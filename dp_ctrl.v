==> flow/design.v <==
`timescale 1ns / 1ps
module dp_ctrl(
    input rst_n,
    input sclk,
    input sdi,
    output sdo,
    output [2:0] cs_n,
    input eoc,
    input dor_n,
    input aws_ctrl, 
    output [7:0] ap_rud_inst,
    output [7:0] ap_rud_stat,
    output [7:0] ap_eng_r_inst,
    output [7:0] ap_eng_l_inst,
    input [7:0] aws_rud_inst,
    input [7:0] aws_eng_r_inst,
    input [7:0] aws_eng_l_inst
    );
    parameter cs_none       = 3'b111;
    parameter cs_adc        = 3'b000;
    parameter cs_rud_inst   = 3'b001;
    parameter cs_rud_stat   = 3'b010;
    parameter cs_eng_r_inst = 3'b011;
    parameter cs_eng_l_inst = 3'b100;
    reg [2:0] r_cs_n;
    assign cs_n = r_cs_n;
    reg r_aws_ctrl;
    parameter s_init_0  = 5'b00001;
    parameter s_init_1  = 5'b00010;
    parameter s_rstat   = 5'b00100;
    parameter s_conv    = 5'b01000;
    parameter s_wdp     = 5'b10000;
    reg [4:0] r_stat;
    parameter p_init_to = 13'd5000; 
    reg [12:0] r_cnt_init_to; 
    reg r_adc_auto_cal_inst;     
    reg r_dp_init;               
    reg [1:0] r_dp_idx;          
    reg r_adc_stat_inst;
    reg [7:0] r_adc_stat;
    parameter i_adc_auto_cal    = 8'b00001000;
    parameter i_adc_stat        = 8'b00001100;
    parameter i_cnv_ch0         = 8'b10000000;
    parameter i_cnv_ch1         = 8'b11000000;
    parameter i_cnv_ch2         = 8'b10010000;
    parameter i_cnv_ch3         = 8'b11010000;
    reg [7:0] r_sdo_word;
    reg [12:0] r_sdi_word;
    reg [3:0] r_sdi_cnt;
    reg [3:0] r_sdo_cnt;
    reg [3:0] r_inst_intvl;
    reg r_adc_cnv_inst;
    parameter rud_neutral = 8'hfe;
    parameter eng_neutral = 8'hfe;
    reg [7:0] r_ap_rud_inst;     
    reg [7:0] r_ap_rud_stat;     
    reg [7:0] r_ap_eng_r_inst;   
    reg [7:0] r_ap_eng_l_inst;   
    assign ap_rud_inst = r_ap_rud_inst;
    assign ap_rud_stat = r_ap_rud_stat;
    assign ap_eng_l_inst = r_ap_eng_l_inst;
    assign ap_eng_r_inst = r_ap_eng_r_inst;
    wire [7:0] adc_val;
    assign adc_val = r_sdi_word[8:1];
    reg r_wdp_set;
    always @(negedge sclk or negedge rst_n) begin
        if(rst_n == 1'b0) begin
            r_stat <= s_init_0;
            r_adc_auto_cal_inst <= 1'b0;
            r_dp_init <= 1'b0;
            r_dp_idx <= 2'd0;
            r_adc_stat_inst <= 1'b0;
            r_adc_cnv_inst <= 1'b0;
            r_inst_intvl <= 4'd0;
            r_cnt_init_to <= 13'd0;
            r_ap_rud_inst <= rud_neutral;
            r_ap_rud_stat <= rud_neutral;
            r_ap_eng_r_inst <= eng_neutral;
            r_ap_eng_l_inst <= eng_neutral;
            r_wdp_set <= 1'b0;
        end else begin
            case (r_stat)
            s_init_0:
            begin
                if(r_adc_auto_cal_inst == 1'b0) begin
                   r_adc_auto_cal_inst <= 1'b1;
                end else begin
                   if(eoc == 1'b0) begin
                       r_stat <= s_init_1;
                       r_cnt_init_to <= 13'd0;
                       r_dp_idx <= 3'd0;
                   end else if(r_cnt_init_to >= p_init_to) begin
                        r_stat <= s_init_0;
                        r_cnt_init_to <= 13'd0;
                        r_adc_auto_cal_inst <= 1'b0;
                   end else begin
                        r_cnt_init_to <= r_cnt_init_to + 1;
                   end
                end 
            end     
            s_init_1:
            begin
                if(eoc == 1'b1 && r_dp_init) begin
                    r_stat <= s_rstat;
                    r_cnt_init_to <= 13'd0;
                end else if (r_cnt_init_to > p_init_to) begin
                    r_stat <= s_init_0;
                    r_cnt_init_to <= 13'd0;
                    r_adc_auto_cal_inst <= 1'b0;
                    r_dp_init <= 1'b0;
                end else if (r_dp_init == 1'b0) begin
                  if(r_sdo_cnt == 4'd0) begin
                    if(r_dp_idx == 2'd3) begin
                        r_dp_init <= 1'b1;
                        r_dp_idx <= 2'd0;
                    end else begin
                        r_dp_idx <= r_dp_idx + 1;
                    end
                  end  
                end
                r_cnt_init_to <= r_cnt_init_to + 1;
            end
            s_rstat:
            begin 
                if(r_adc_stat_inst == 1'b0) begin
                    r_adc_stat_inst <= 1'b1;
                end else if(r_sdo_cnt == 4'd0) begin
                    if(r_inst_intvl < 4'd4) begin
                        r_inst_intvl <= r_inst_intvl + 1;
                    end else begin
                        r_stat <= s_conv;
                        r_adc_stat_inst <= 1'b0;
                        r_inst_intvl <= 4'd0;
                    end
                end
            end
            s_conv:
            begin
                if(r_adc_cnv_inst == 1'b0) begin
                    r_adc_cnv_inst <= 1'b1;
                end else if(r_sdo_cnt == 4'd0) begin                    
                    if(r_inst_intvl < 4'd4) begin
                        r_inst_intvl <= r_inst_intvl + 1;
                    end else begin
                        r_stat <= s_wdp;
                        r_adc_cnv_inst <= 1'b0;
                        r_inst_intvl <= 4'd0;
                    end
                end 
            end
            s_wdp:
            begin
                    if(r_wdp_set == 1'b0) begin
                        if(eoc == 1'b0) begin
                        if(r_init_cnv == 1'b0) begin  
                            r_adc_stat <= r_sdi_word[12:5];
                        end else begin
                            case(r_dp_idx)
                            2'd0: 
                            begin
                                r_ap_eng_l_inst <= adc_val;
                            end
                            2'd1:
                            begin
                                r_ap_rud_inst <= adc_val;
                            end
                            2'd2:
                            begin
                                r_ap_rud_stat <= adc_val;
                            end
                            2'd3:
                            begin
                                r_ap_eng_r_inst <= adc_val;
                            end
                            endcase   
                        end
                        r_wdp_set <= 1'b1;
                        end                   
                    end else begin
                        if(eoc == 1'b1 && r_sdo_cnt == 4'd0) begin
                            r_stat <= s_conv;
                            r_wdp_set <= 1'b0;
                            r_dp_idx <= r_dp_idx + 1;
                        end
                    end
            end
            endcase
        end
    end
    reg r_aws_ctrl_0, r_aws_ctrl_1;
    always @(negedge sclk or negedge rst_n) begin
        if (rst_n == 1'b0) begin
            r_aws_ctrl <= 1'b0;
        end else begin
            r_aws_ctrl_0 <= aws_ctrl;
            r_aws_ctrl_1 <= r_aws_ctrl_0;
            if(r_aws_ctrl_0 != r_aws_ctrl_1) begin
                r_aws_ctrl <= (r_aws_ctrl == 1'b1 ? 1'b0 : 1'b1);
            end
            if(r_stat == s_wdp && r_init_cnv == 1'b1 && r_wdp_set == 1'b0) begin
                case(r_dp_idx)
                2'd0: 
                begin
                    r_aws_ctrl <= (r_aws_ctrl && adc_val != r_ap_eng_l_inst ? 1'b0 : r_aws_ctrl);
                end
                2'd1:
                begin
                    r_aws_ctrl <= (r_aws_ctrl && adc_val != r_ap_rud_inst ? 1'b0 : r_aws_ctrl);                    
                end
                2'd2:
                begin
                    r_aws_ctrl <= (r_aws_ctrl && adc_val != r_ap_rud_stat? 1'b0 : r_aws_ctrl);                   
                end
                2'd3:
                begin
                    r_aws_ctrl <= (r_aws_ctrl && adc_val != r_ap_eng_r_inst ? 1'b0 : r_aws_ctrl);                    
                end
                endcase   
            end
        end
    end
    assign sdo = r_sdo_word[7];
    always @(negedge sclk or negedge rst_n) begin
        if (rst_n == 1'b0) begin
            r_sdo_cnt <= 4'b0000;
            r_sdo_word <= 8'd0;
            r_cs_n <= cs_none;            
        end else begin
            if (r_sdo_cnt > 0) begin 
                r_sdo_cnt <= r_sdo_cnt - 1;
                r_sdo_word[7:1] <= r_sdo_word[6:0];
                r_sdo_word[0] <= 1'b0;
            end  
            if(r_sdi_cnt <= 4'd1 && r_sdo_cnt <= 4'd1) begin
                r_cs_n <= cs_none;
            end
            case (r_stat)
            s_init_0:
            begin
                if(r_adc_auto_cal_inst == 1'b0) begin
                   r_cs_n <= cs_adc;
                   r_sdo_cnt <= 4'd8;
                   r_sdo_word <= i_adc_auto_cal;
                end
            end     
            s_init_1:
            begin
                if (r_cnt_init_to < p_init_to && r_dp_init == 1'b0 && r_sdo_cnt == 4'd0) begin
                    r_sdo_cnt <= 4'd8;                    
                    r_sdo_word <= rud_neutral;
                    case(r_dp_idx)
                    2'd0: r_cs_n <= cs_rud_inst;
                    2'd1: r_cs_n <= cs_rud_stat;
                    2'd2: r_cs_n <= cs_eng_r_inst;
                    2'd3: r_cs_n <= cs_eng_l_inst;
                    default: r_cs_n <= cs_none;
                    endcase                     
                end                                
            end
            s_rstat:
            begin 
                if(r_adc_stat_inst == 1'b0) begin
                    r_cs_n <= cs_adc;
                    r_sdo_cnt <= 4'd8;
                    r_sdo_word <= i_adc_stat;
                end
            end
            s_conv:
            begin
                if(r_adc_cnv_inst == 1'b0) begin
                    r_cs_n <= cs_adc;
                    r_sdo_cnt <= 4'd8;                   
                    case(r_dp_idx)
                    2'd0: r_sdo_word <= i_cnv_ch0;
                    2'd1: r_sdo_word <= i_cnv_ch1;
                    2'd2: r_sdo_word <= i_cnv_ch2;
                    2'd3: r_sdo_word <= i_cnv_ch3;
                    endcase         
                end 
            end
            s_wdp:
            begin
                if(r_wdp_set == 1'b0 && eoc == 1'b0) begin
                    r_sdo_cnt <= 4'd8;
                    case(r_dp_idx)
                    2'd0:
                    begin
                        r_cs_n <= cs_eng_l_inst;
                        r_sdo_word <= r_aws_ctrl ? aws_eng_l_inst : adc_val;
                    end
                    2'd1:
                    begin
                        r_cs_n <= cs_rud_inst;
                        r_sdo_word <= r_aws_ctrl ? aws_rud_inst : adc_val;
                    end
                    2'd2:
                    begin
                        r_cs_n <= cs_rud_stat;
                        r_sdo_word <= adc_val;
                    end
                    2'd3:
                    begin
                        r_cs_n <= cs_eng_r_inst;
                        r_sdo_word <= r_aws_ctrl ? aws_eng_r_inst : adc_val;
                    end
                    endcase           
                end
            end
            endcase
        end
    end
    reg r_init_cnv;
    always @(posedge sclk or negedge rst_n) begin
        if (rst_n == 1'b0) begin
            r_sdi_cnt <= 4'b0000;
            r_sdi_word <= 13'd0;
            r_init_cnv <= 1'b0;
        end else begin
                if (r_sdi_cnt > 4'd0) begin
                    r_sdi_cnt <= r_sdi_cnt - 1;
                    r_sdi_word[12:1] <= r_sdi_word[11:0];
                    r_sdi_word[0] <= sdi;
                end 
            case (r_stat)
            s_conv:
            if(r_adc_cnv_inst == 1'b0) begin
                begin
                    if(r_init_cnv == 1'b0) begin
                        r_sdi_cnt <= 4'd8;
                    end else begin
                        r_sdi_cnt <= 4'd13;
                    end
                end
            end
            s_wdp:
                if(r_wdp_set == 1'b1 && r_init_cnv == 1'b0) begin
                    r_init_cnv <= 1'b1;
                end
            endcase
        end
    end    
endmodule
### Step by step through the tools: dp_ctrl

What the tools print for dp_ctrl, step after step.
Line numbers count from 1 in the design file above.
Operators carry their Yosys type and port widths (W data, S select, Z words).
Not given: -

| inputs | value |
|---|---|
| design top | dp_ctrl |
| clock input | sclk |
| cell library | sky130hd |
| timing corner | tt_025C_1v80 |

### Word level

Yosys after proc, flatten, opt, wreduce and memory -nomap, before mapping. Memory bits, and registers merged into a memory's read port (data or address), are not among the register bits. Print and check cells are not counted. Equal cells are merged and count once.

| storage and ports | value |
|---|---|
| register bits | 93 |
| output and inout port bits | 36 |
| elaborated cells | 207 |
| input port bits | 30 |

| cells by class | value |
|---|---|
| bitwise logic cells | 5 |
| equal/unequal tests | 34 |
| muxes and demuxes | 99 |
| add/subtract/negate cells | 5 |
| $lt $le $gt $ge | 8 |
| reduce/logical cells | 33 |

Operator list:

| cell | number |
|---|---|
| $mux W5 | 13 |
| $pmux W7 S4 | 2 |
| $mux W4 | 13 |
| $mux W7 | 6 |
| $mux W13 | 3 |
| $pmux W7 S5 | 1 |
| $ne A8 B8 Y1 | 4 |
| $ne A2 B2 Y1 const B | 15 |
| $mux W1 | 30 |
| $pmux W13 S2 | 1 |
| $reduce_and A5 Y1 | 5 |
| $pmux W5 S5 | 1 |
| $pmux W3 S4 | 2 |
| $mux W8 | 3 |
| $mux W3 | 7 |
| $pmux W4 S5 | 1 |
| $ne A3 B3 Y1 const B | 6 |
| $mux W2 | 9 |
| $pmux W3 S5 | 1 |
| $logic_and A1 B1 Y1 | 13 |
| $add A13 B1 Y13 const B | 1 |
| $ge A13 B13 Y1 const B | 1 |
| $gt A13 B13 Y1 const B | 1 |
| $lt A13 B13 Y1 const B | 1 |
| $reduce_and A12 Y1 | 1 |
| $reduce_and A9 Y1 | 1 |
| $sub A4 B1 Y4 const B | 2 |
| $gt A4 B1 Y1 const B | 2 |

Not listed: further kinds 26, cells in them 38.

### Longest topological paths

Depth = most cells in a row (Yosys ltp): at word level without a register or memory, in the mapped netlist without a sequential cell, where the memories' decode and read muxes count.

| logic depth | value |
|---|---|
| word-level depth | 7 |
| ABC_AREA | 0 |
| gate-level depth with buffers | 9 |
| depth with buffers taken out | 7 |

### Netlist

Source: synth_stat.txt of the flow (Yosys; design flattened, memories mapped). It holds for the ABC_AREA given above (unset counts as 0); a run with the other value may have another netlist.

| mapped netlist | value |
|---|---|
| standard cells after synthesis | 506 |
| flip-flops | 93 |
| sequential part of the area | 2377.3 um^2 |
| mapped area | 5173.7 um^2 |
| buffers | 29 |

Cells by type:

| cell | number | area in all (um^2) |
|---|---|---|
| sky130_fd_sc_hd__dfrtn_1 | 45 | 1126.08 |
| sky130_fd_sc_hd__dfstp_2 | 32 | 840.806 |
| sky130_fd_sc_hd__mux2_2 | 43 | 484.214 |
| sky130_fd_sc_hd__dfrtp_1 | 14 | 350.336 |
| sky130_fd_sc_hd__xnor2_1 | 27 | 236.477 |
| sky130_fd_sc_hd__nand2_1 | 53 | 198.941 |
| sky130_fd_sc_hd__xor2_1 | 21 | 183.926 |
| sky130_fd_sc_hd__ha_1 | 13 | 162.656 |
| sky130_fd_sc_hd__nor2_1 | 35 | 131.376 |
| sky130_fd_sc_hd__o21ai_0 | 22 | 110.106 |
| sky130_fd_sc_hd__nand3_1 | 15 | 75.072 |
| sky130_fd_sc_hd__inv_1 | 19 | 71.318 |
| sky130_fd_sc_hd__nand4_1 | 11 | 68.816 |
| sky130_fd_sc_hd__buf_2 | 13 | 65.062 |
| sky130_fd_sc_hd__edfxtp_1 | 2 | 60.058 |
| sky130_fd_sc_hd__a21oi_1 | 11 | 55.053 |
| sky130_fd_sc_hd__a22oi_1 | 7 | 52.55 |
| sky130_fd_sc_hd__mux2i_1 | 5 | 50.048 |

Not listed: further types 48, cells in them 118.

==> runs of dp_ctrl <==
Settings and measured results of 2 stored flow runs for module dp_ctrl (sky130hd), not sorted in any way. The constraints put input and output delay at 20% of the set period each and load the outputs with 0.01 pF.
"power": no workload was simulated; the value follows from the tool's default switching activity.

#### Flow run 1

| setting | value |
|---|---|
| period_ns | `3.73` |
| CORE_UTILIZATION | `31` |
| SETUP_SLACK_MARGIN | `0.03` |
| ABC_AREA | `0` |
| CAP_MARGIN | `20` |
| CORE_MARGIN | `2` |
| SLEW_MARGIN | `20` |

| result | value |
|---|---|
| smallest setup slack | 0.034 ns |
| post-route setup TNS | 0.000 ns |
| standard-cell area of the final layout | 7023.0 um^2 |
| synthesized cell area | 5173.7 um^2 |
| area of the die | 17738.2 um^2 |
| power | 4.689 mW |

#### Flow run 2

| setting | value |
|---|---|
| period_ns | `5.55` |
| CORE_UTILIZATION | `61` |
| SETUP_SLACK_MARGIN | `1.45` |
| PLACE_DENSITY | `0.48` |
| CORE_ASPECT_RATIO | `0.78` |
| CELL_PAD_IN_SITES_GLOBAL_PLACEMENT | `0` |
| ABC_AREA | `0` |
| CTS_CLUSTER_SIZE | `22` |
| CTS_CLUSTER_DIAMETER | `276` |
| CAP_MARGIN | `5` |
| SLEW_MARGIN | `40` |
| CORE_MARGIN | `2` |

| result | value |
|---|---|
| smallest setup slack | 0.518 ns |
| post-route setup TNS | 0.000 ns |
| standard-cell area of the final layout | 7432.1 um^2 |
| synthesized cell area | 5173.7 um^2 |
| area of the die | 9239.6 um^2 |
| power | 3.295 mW |
