==> flow/design.v <==
`timescale 1ns / 1ps
module awstm(
        pps,
        tevt,
        evt,
        rst_n,
        clk
    );
    input pps;
    input [31:0] tevt;
    output [31:0] evt;
    input rst_n;
    input clk;
    reg r_pps, r_awspps;
    reg [26:0] r_tcyc;       
    reg [26:0] r_td;         
    reg [30:0] r_awstm;      
    reg [30:0] r_tmev_next;  
    reg [30:0] r_set_tmev;  
    reg [10:0] r_tcor;       
    reg [10:0] r_tcor_max;   
    reg r_pps_lock;          
    wire evt_pps;            
    parameter [26:0] p_cyc_per_sec  = 27'd99_999_999;   
    parameter [26:0] p_pps_to       = 27'd149_999_999;  
    parameter [30:0] p_awstm_max    = 31'd999_999_999;   
    assign evt = r_set_tmev;
    assign evt_pps = pps & ~r_pps;
    wire [26:0] td_abs;
    wire [25:0] tmp1_td_abs;
    wire [25:0] tmp2_td_abs;
    wire [10:0] tmp_tcor_max;
    assign td_abs = (r_td[26] ? (~r_td + 17'd1): r_td);
    genvar i;
    assign tmp1_td_abs[25] = td_abs[25];  
    generate 
        for(i = 24; i >= 0; i=i-1) begin :g_tmp1_td_abs
            assign tmp1_td_abs[i] = td_abs[i+1] | td_abs[i];  
        end 
    endgenerate
    assign tmp2_td_abs[25] = tmp1_td_abs[25];
    generate
        for(i = 24; i >= 0; i=i-1) begin: g_tmp2_td_abs
            assign tmp2_td_abs[i] = tmp1_td_abs[i+1] ^ tmp1_td_abs[i];
        end
    endgenerate
    assign tmp_tcor_max[2:0] = 3'b000;
    generate 
        for(i = 0; i < 7; i=i+1) begin: g_tmp_tcor_max
            assign tmp_tcor_max[i+3] = tmp2_td_abs[25-i]; 
        end
    endgenerate
    assign tmp_tcor_max[10] = (tmp1_td_abs[20] & !tmp2_td_abs[20] ? 1'b0 : 1'b1); 
    always @(posedge clk or negedge rst_n) begin
        if(rst_n == 1'b0) begin
            r_pps <= 1'b0;
            r_awspps <= 1'b0;
            r_pps_lock <= 1'b0;
            r_tcyc <= 27'd0;
            r_td <= 27'd0;
            r_tcor <= 11'd0;
            r_tcor_max <= 11'd1024;
            r_awstm <= 31'd0;
            r_tmev_next <= 31'd0;
            r_set_tmev <= 31'd0;
        end else begin
            r_pps <= pps;
            r_tcyc <= r_tcyc + 1;
            r_tcor_max <= tmp_tcor_max;
            if(r_tcor >= r_tcor_max) begin
                r_tcor <= 10'd0;
            end else begin
                r_tcor <= r_tcor + 1;
            end
            if(r_tcyc == p_cyc_per_sec) begin
                r_awspps <= 1'b1;
            end else begin
                r_awspps <= 1'b0;
            end
            if(evt_pps) begin
                r_pps_lock <= 1'b1;
                r_tcyc <= 27'd0;
                r_td <= r_td + p_cyc_per_sec + ~r_tcyc + 27'd1;
            end else begin
                if(r_tcyc == p_pps_to) begin  
                    r_pps_lock <= 1'b0;
                    r_tcyc <= (p_pps_to - p_cyc_per_sec);     
                end                
            end
            if(r_awstm >= p_awstm_max) begin
                r_awstm <= 31'd0;
            end else begin
                if(r_tcor == r_tcor_max) begin
                    if(r_td[26]) begin  
                        r_awstm <= r_awstm;
                        r_td <= r_td + 27'd1;
                    end else begin  
                        r_awstm <= r_awstm + 31'd2;
                        r_td <= r_td - 27'd1;
                    end
                end else begin
                    r_awstm <= r_awstm + 31'd1;
                end
            end
            if(r_tmev_next == r_awstm || (r_tmev_next + 31'd1) == r_awstm) begin
                r_set_tmev <= {r_pps_lock, r_awstm};
                r_tmev_next <= r_tmev_next + tevt;
            end
            if(r_tmev_next > p_awstm_max) begin
                r_tmev_next <= r_tmev_next + ~p_awstm_max + 31'd1;
            end             
        end
    end
endmodule
; From RTL to reports: awstm
; Tool output for the design above, in the order of the flow.
; Lines are those of the file above, counted from 1.
; Library cell names are shortened.
; The mark n/a stands for no value.
[inputs]
top_module = awstm
clk_port = clk
lib = sky130hd
corner = tt_025C_1v80

; Word level
; Source: Yosys, flattened and elaborated, memories not mapped. Widths are those after wreduce. Registers that Yosys merges into a memory's read port (data or address) are not register bits. Print and check cells do not count. Equal cells are merged and count once.
[classes]
n_reduce_logical = 3
n_eq = 5
div_mod_pow = 0
n_addsub = 14
bitwise = 17
n_cmp = 3
n_mux = 14
shifts = 0
mul = 0
[ops]
columns = cell, n
row1 = 27-bit two-way mux, 6
row2 = 31-bit two-way mux, 5
row3 = 31-bit by 1-bit adder with 31-bit output (second input constant), 3
row4 = 27-bit by 1-bit adder with 27-bit output (second input constant), 3
row5 = 31-bit == test, 2
row6 = 31-bit by 2-bit adder with 31-bit output (second input constant), 1
row7 = 31-bit by 30-bit greater-or-equal comparator with 1-bit output (second input constant), 1
row8 = 31-bit by 30-bit greater-than comparator with 1-bit output (second input constant), 1
row9 = 31-bit adder, 1
row10 = 31-bit adder (second input constant), 1
row11 = 27-bit by 1-bit subtractor with 27-bit output (second input constant), 1
row12 = 27-bit by 24-bit == test with 1-bit output (second input constant), 1
row13 = 27-bit adder, 1
row14 = 27-bit adder (second input constant), 1
row15 = 27-bit NOT, 1
row16 = 26-bit by 1-bit adder with 26-bit output (second input constant), 1
row17 = 26-bit NOT, 1
row18 = 26-bit two-way mux, 1
row19 = 11-bit by 1-bit adder with 11-bit output (second input constant), 1
row20 = 11-bit greater-or-equal comparator, 1
row21 = 11-bit == test, 1
row22 = 11-bit two-way mux, 1
row23 = 1-bit OR, 6
row24 = 1-bit bitwise XOR, 6
row25 = 3-bit != test (second input constant), 1
row26 = 1-bit AND, 2
row27 = 2-bit nonzero test, 1
row28 = 1-bit logical OR, 1
; Other operator kinds: 3; their cells: 3.
[bits]
output_inout_bits = 32
mem_count = 0
mem_bits_ro = 0
ff_bits = 167
clocked_rd_ports_x_width = 0
mem_bits_rw = 0
latch_bits = 0

; Longest topological paths
; Longest topological path by Yosys (ltp), each cell counted once; first at word level (registers and memories cut), then after technology mapping (sequential cells cut; the memories' decode and read muxes count).
[logic_depth]
ltp_word = 8
ABC_AREA = 0
ltp_mapped = 13
depth_no_buf = 13

; Mapped cells and area
; Source: synth_stat.txt of the flow (Yosys; design flattened, memories mapped). It holds for the ABC_AREA given above (unset counts as 0); a run with the other value may have another netlist.
; Totals and module areas in this step are rounded.
[mapped]
flip_flops = 167
buf_cells = 94
area_um2 = 14400
seq_area_um2 = 4180
cells = 1727
[types]
columns = type, n
row1 = dfrtp_1, 166
row2 = ha_1, 121
row3 = xor2_1, 87
row4 = xnor2_1, 81
row5 = a21oi_1, 119
row6 = nor2_1, 144
row7 = nand2_1, 138
row8 = nand3_1, 85
row9 = o21ai_0, 76
row10 = mux2_2, 33
row11 = inv_1, 87
row12 = a21o_1, 37
row13 = and3_1, 43
row14 = a211oi_1, 32
row15 = clkbuf_1, 60
row16 = nand4_1, 34
row17 = nor3_1, 34
row18 = buf_2, 26
; Not listed: further types 68, cells in them 324.

; Path before layout
; OpenSTA on the mapped netlist: ideal clock, no wires. The path of least setup slack (recovery checks aside). Input and output delay are each 20% of the period. Register names are those of the netlist, which keeps one name where synthesis merged equal registers.
[synth_timing]
kind = reg-to-reg
from = register r_td[26]
to = register r_td[20]
n_path_buf = 1
required_ns = 4.890
path_stages = 13
arrival_ns = 3.519
t_first_pin_ns = 0.000
delay_ns = 3.659
slack_ns = 1.371
clock_period_ns = 5.03
setup_ns = 0.140
synth_period_reached_ns = 3.659
; "delay_ns" is the arrival time less input delay plus setup time.
; "path_stages": output pins that drive a net of the path, with the launching flip-flop's if there is one; two outputs of one cell count as two.
; "synth_period_reached_ns" is the clock period less the worst setup slack; recovery checks do not enter. This is arithmetic on one report: input and output delays are still those of the set period (20% each).
; The rows between start and end are the longest chain of elaborated cells between them; the timing report does not say that the signal goes this way. Where chains are equally long, one stands for them.
; A line is the first line of the expression or statement that the cell stems from. Yosys adds cells for indexed reads and writes and turns some case tables into memories.
; At most two assigning lines are given for a register; there are more.
[synth_via]
path_cell_list = dfrtp_1 > buf_1 > inv_1 > fa_1 > a211oi_1 > o21ai_0 > a21oi_1 > o31ai_1 > a221o_1 > a21o_1 > a21o_1 > a2111oi_0 > a211oi_1
elab_chain_len = 3
[synth_lines]
columns = element, line
row1 = "start, declared", 16  ; reg [26:0] r_td;
row2 = "start, assigned", 83  ; r_td <= r_td + p_cyc_per_sec + ~r_tcyc + 27'd1;
row3 = "start, assigned", 96  ; r_td <= r_td + 27'd1;
row4 = 27-bit two-way mux, 94  ; if(r_td[26]) begin
row5 = 27-bit two-way mux, 93  ; if(r_tcor == r_tcor_max) begin
row6 = 27-bit two-way mux, 90  ; if(r_awstm >= p_awstm_max) begin
row7 = "end, assigned", 83
row8 = "end, assigned", 96
row9 = "end, declared", 16

; Path in the finished layout
; Path of least setup slack in the final report of run 1 (OpenROAD, finished layout, wires in). Where an end is a register, its clock arrival counts in the times.
[layout_timing]
kind = reg-to-reg
from = register r_td[26]
to = register r_td[24]
t_first_pin_ns = 0.44
arrival_ns = 4.71
clock_period_ns = 6.33
path_stages = 13
setup_ns = 0.13
slack_ns = 1.93
n_path_buf = 1
required_ns = 6.64
; The rows between start and end are the longest chain of elaborated cells between them; the timing report does not say that the signal goes this way. Where chains are equally long, one stands for them.
; At most two assigning lines are given for a register; there are more.
[layout_via]
path_cell_list = dfrtp_1 > inv_1 > buf_4 > fa_1 > a211oi_1 > o21ai_0 > a21oi_1 > o31ai_1 > a221o_1 > a311oi_1 > o21ai_0 > xnor2_1 > a21oi_1
elab_chain_len = 3
[layout_lines]
columns = element, line
row1 = "start, declared", 16  ; reg [26:0] r_td;
row2 = "start, assigned", 83  ; r_td <= r_td + p_cyc_per_sec + ~r_tcyc + 27'd1;
row3 = "start, assigned", 96  ; r_td <= r_td + 27'd1;
row4 = 27-bit two-way mux, 94  ; if(r_td[26]) begin
row5 = 27-bit two-way mux, 93  ; if(r_tcor == r_tcor_max) begin
row6 = 27-bit two-way mux, 90  ; if(r_awstm >= p_awstm_max) begin
row7 = "end, assigned", 83
row8 = "end, assigned", 96
row9 = "end, declared", 16

; Settings and measured results of 2 stored flow runs for module awstm (sky130hd), not sorted in any way. The constraints put input and output delay at 20% of the set period each and load the outputs with 0.01 pF.
; "timing.achieved_period_ns" is the run's clock period less its worst setup slack. It is reckoned from that one timing run; input and output delays stay at 20% of the period that was set.
; "worst_path_time_ns": the worst setup path's part of the clock period (all of it between registers, 20% less for each end at a port) less its slack. A launch clock that arrives late makes it longer, a capture clock that arrives late makes it shorter.
; "totalPower_mw" is the tool's figure for a default switching activity; nothing was simulated.
; The measured numbers are rounded.

[run 1: settings]
period_ns = 6.33
CORE_UTILIZATION = 64
SETUP_SLACK_MARGIN = 0.97
PLACE_DENSITY_LB_ADDON = 0.24
CORE_ASPECT_RATIO = 0.83
CORE_MARGIN = 7
GPL_TIMING_DRIVEN = 1
GPL_ROUTABILITY_DRIVEN = 1
CTS_CLUSTER_DIAMETER = 100
SLEW_MARGIN = 10
CAP_MARGIN = 20
[run 1: results]
synthArea_um2 = 14400
dieArea_um2 = 26900
stdcell_area_um2 = 15800
finalUtil_pct = 72.0
setup_ws_ns = 1.93
final_setup_tns_ns = 0.000
fin_hold_ws_ns = 0.508
totalPower_mw = 5.55
timing.achieved_period_ns = 4.401
worst_path_time_ns = 4.40
worst_path_kind = reg-to-reg

[run 2: settings]
period_ns = 5.11
CORE_UTILIZATION = 25
PLACE_DENSITY_LB_ADDON = 0.0
CORE_ASPECT_RATIO = 1.54
CELL_PAD_IN_SITES_DETAIL_PLACEMENT = 0
GPL_TIMING_DRIVEN = 1
GPL_ROUTABILITY_DRIVEN = 1
CTS_CLUSTER_DIAMETER = 32
SLEW_MARGIN = 40
MAX_ROUTING_LAYER = met5
CAP_MARGIN = 20
CORE_MARGIN = 2
[run 2: results]
synthArea_um2 = 14400
dieArea_um2 = 59600
stdcell_area_um2 = 16500
finalUtil_pct = 28.7
setup_ws_ns = 0.859
final_setup_tns_ns = 0.000
fin_hold_ws_ns = 0.508
totalPower_mw = 6.98
timing.achieved_period_ns = 4.251
worst_path_time_ns = 4.25
worst_path_kind = reg-to-reg
