==> flow/design.v <==
`timescale 1ns / 1ps
module awsctrl(
    ctrl_val,
    sclk,
    sdi,
    sdo,
    cs_n,
    rst_n,
    );
    input [23:0] ctrl_val;
    input sclk;
    input sdi;
    output sdo;
    output [2:0] cs_n;
    input rst_n;
    wire [2:0] s_sdo;
    reg [2:0] r_se;
    reg [3:0] r_cnt;
    dp_set dp_set_0(.rst_n(rst_n), 
                    .se(r_se[0]), 
                    .vec(ctrl_val[7:0]), 
                    .sclk(sclk), 
                    .sdo(s_sdo[0]), 
                    .cs_n(cs_n[0]));
    dp_set dp_set_1(.rst_n(rst_n), 
                    .se(r_se[1]), 
                    .vec(ctrl_val[15:8]), 
                    .sclk(sclk), 
                    .sdo(s_sdo[1]), 
                    .cs_n(cs_n[1])); 
    dp_set dp_set_2(.rst_n(rst_n), 
                    .se(r_se[2]), 
                    .vec(ctrl_val[23:16]), 
                    .sclk(sclk), 
                    .sdo(s_sdo[2]), 
                    .cs_n(cs_n[2]));
    assign sdo = (r_se == 3'b001 ? s_sdo[0] : 
                    (r_se == 3'b010 ? s_sdo[1] :
                    (r_se == 3'b100 ? s_sdo[2] : 1'b0)));
    always @(posedge sclk or negedge rst_n) begin
        if (rst_n == 1'b0) begin
           r_se <= 3'b001;
           r_cnt <= 4'd0; 
        end else begin            
            if(r_cnt == 4'd9) begin
                r_cnt <= 4'd0;
            end else begin
                r_cnt <= r_cnt + 4'd1;
            end
            case(r_se)            
            3'b001: begin
                if(r_cnt == 4'd9) begin
                    r_se <= 3'b010;
                end
            end
            3'b010: begin
                if(r_cnt == 4'd9) begin
                    r_se <= 3'b100;
                end
            end
            3'b100: begin
                if(r_cnt == 4'd9) begin
                    r_se <= 3'b001;
                end           
            end
            endcase
        end
    end
endmodule
`timescale 1ns / 1ps
module dp_set(
    input rst_n,      
    input [7:0] vec,  
    input se,    
    input sclk,  
    output sdo,  
    output cs_n  
    );
    reg [7:0] r_sdo;
    reg [2:0] r_cnt;
    reg r_cs_n;
    reg r_done;
    parameter val_dev = 8'h7f;
    assign cs_n = r_cs_n;
    assign sdo = r_sdo[7]; 
    always @(negedge sclk or negedge rst_n) begin
        if(rst_n == 1'b0) begin
            r_sdo <= val_dev;
            r_cs_n <= 1'b1;
            r_cnt <= 3'd0;
            r_done <= 1'b0;
        end else begin
            if(se == 1'b1) begin
                if(r_done == 1'b0) begin
                    if(r_cs_n == 1'b1) begin
                        r_sdo <= vec;
                        r_cnt <= 3'd0;
                        r_cs_n <= 1'b0;
                    end else begin
                        if(r_cnt == 3'd7) begin
                            r_cs_n <= 1'b1;
                            r_done <= 1'b1;
                        end 
                        r_cnt <= r_cnt + 1;
                        r_sdo[7:1] <= r_sdo[6:0];
                        r_sdo[0] <= 1'b0; 
                    end
                end
            end else begin
                r_done <= 1'b0;
            end
        end 
    end
endmodule
## Step by step through the tools: awsctrl

The steps from the RTL of awsctrl to its reports follow in flow order.
Lines are those of the file above, counted from 1.
Cell names lack the library's common part.
A cell with n/a has no value.

- Top module: awsctrl
- Clock input: sclk
- Standard-cell library: sky130hd
- Library corner: tt_025C_1v80

## Word-level counts

Counts by Yosys on the flattened word-level netlist (proc, flatten, opt, wreduce; memories kept). Register bits leave out memories and registers merged into their read ports (data or address). Print and check cells are left out. Cells with the same type and inputs are merged into one.

- Add/sub/neg operators: 4
- Equality and inequality tests: 10
- Multiplexer cells: 29
- Bitwise operators: 3
- Reduce/logical cells: 5

Operators with widths:

| kind | count |
|---|---|
| 7-bit two-way mux | 3 |
| 1-bit two-way mux | 18 |
| 3-bit two-way mux | 6 |
| 3-bit == test with constant B | 4 |
| 3-bit by 1-bit adder with 3-bit output with constant B | 3 |
| 3-bit case mux with 3-bit select | 1 |
| 2-bit != test with constant B | 3 |
| 2-bit AND reduction | 3 |
| 4-bit by 1-bit adder with 4-bit output with constant B | 1 |
| 4-bit == test with constant B | 1 |
| 4-bit AND reduction | 1 |
| 4-bit two-way mux | 1 |
| 1-bit NOT | 3 |
| 3-bit by 1-bit == test with 1-bit output with constant B | 1 |
| 3-bit by 2-bit == test with 1-bit output with constant B | 1 |
| 3-bit nonzero test | 1 |

- Bits in registers: 46
- Bits of input ports: 27
- Output and inout port bits: 4
- Elaborated cells: 68

## Logic depth

Longest topological path by Yosys (ltp), each cell counted once; first at word level (registers and memories cut), then after technology mapping (sequential cells cut; the memories' decode and read muxes count).

- Word-level depth: 5
- ABC_AREA: 1
- Depth in mapped cells: 6
- Depth with buffers taken out: 6

## Netlist

Source: synth_stat.txt of the flow (Yosys; design flattened, memories mapped). It holds for the ABC_AREA given above (unset counts as 0); a run with the other value may have another netlist.

- Cells in the netlist: 242
- Chip area (Yosys): 2195.9 sq um
- Sequential part of the area: 1182.4 sq um
- Flip-flop cells: 46

Cell types:

| type | count | total area (sq um) |
|---|---|---|
| dfstp_2 | 25 | 656.88 |
| dfrtn_1 | 15 | 375.36 |
| nand2_1 | 70 | 262.752 |
| dfrtp_1 | 6 | 150.144 |
| nor2_1 | 34 | 127.622 |
| a31oi_1 | 15 | 93.84 |
| a31oi_2 | 6 | 75.072 |
| ha_1 | 6 | 75.072 |
| o21ai_0 | 12 | 60.058 |
| buf_4 | 7 | 52.55 |
| nand3_1 | 9 | 45.043 |
| inv_1 | 10 | 37.536 |
| nor2_4 | 3 | 33.782 |
| a21oi_1 | 6 | 30.029 |
| buf_6 | 2 | 22.522 |
| o21a_1 | 3 | 22.522 |
| buf_2 | 4 | 20.019 |
| clkbuf_8 | 1 | 13.763 |

Not listed: further types 5, cells in them 8.

# Flow runs of awsctrl

Flow measurements of awsctrl on sky130hd: 2 stored runs with different settings, listed in no order. Input and output delays are each 20% of the period that was set; the output load is 0.01 pF.
"total design power" rests on the timing tool's default activity at the inputs, not on a simulated workload.
Settings: - = not set for that run.
A result given as - is not shown for that run.

| item | run 1 | run 2 |
|---|---|---|
| period_ns | 2.01 | 1.39 |
| CORE_UTILIZATION | 15 | 48 |
| SETUP_SLACK_MARGIN | -0.08 | - |
| CELL_PAD_IN_SITES_GLOBAL_PLACEMENT | 2 | - |
| ABC_AREA | 1 | 1 |
| GPL_TIMING_DRIVEN | 1 | - |
| CTS_CLUSTER_DIAMETER | 385 | - |
| CAP_MARGIN | 20 | 30 |
| CORE_MARGIN | 2 | 2 |
| SLEW_MARGIN | 20 | 20 |
| PLACE_DENSITY_LB_ADDON | - | 0.28 |
| CELL_PAD_IN_SITES_DETAIL_PLACEMENT | - | 2 |
| TNS_END_PERCENT | - | 45 |
| MIN_ROUTING_LAYER | - | met2 |
| MAX_ROUTING_LAYER | - | met4 |
| synthesis area (sq um) | 2195.9 | - |
| total die area (sq um) | 15622.5 | - |
| standard-cell area after layout (sq um) | 3166.8 | - |
| post-layout utilization | 0.22 | - |
| setup slack of the worst path (ps) | -395 | - |
| final setup TNS (ps) | -2251 | - |
| total design power (µW) | 2117 | - |

Run 2: incomplete, placement halted on DPL-0033
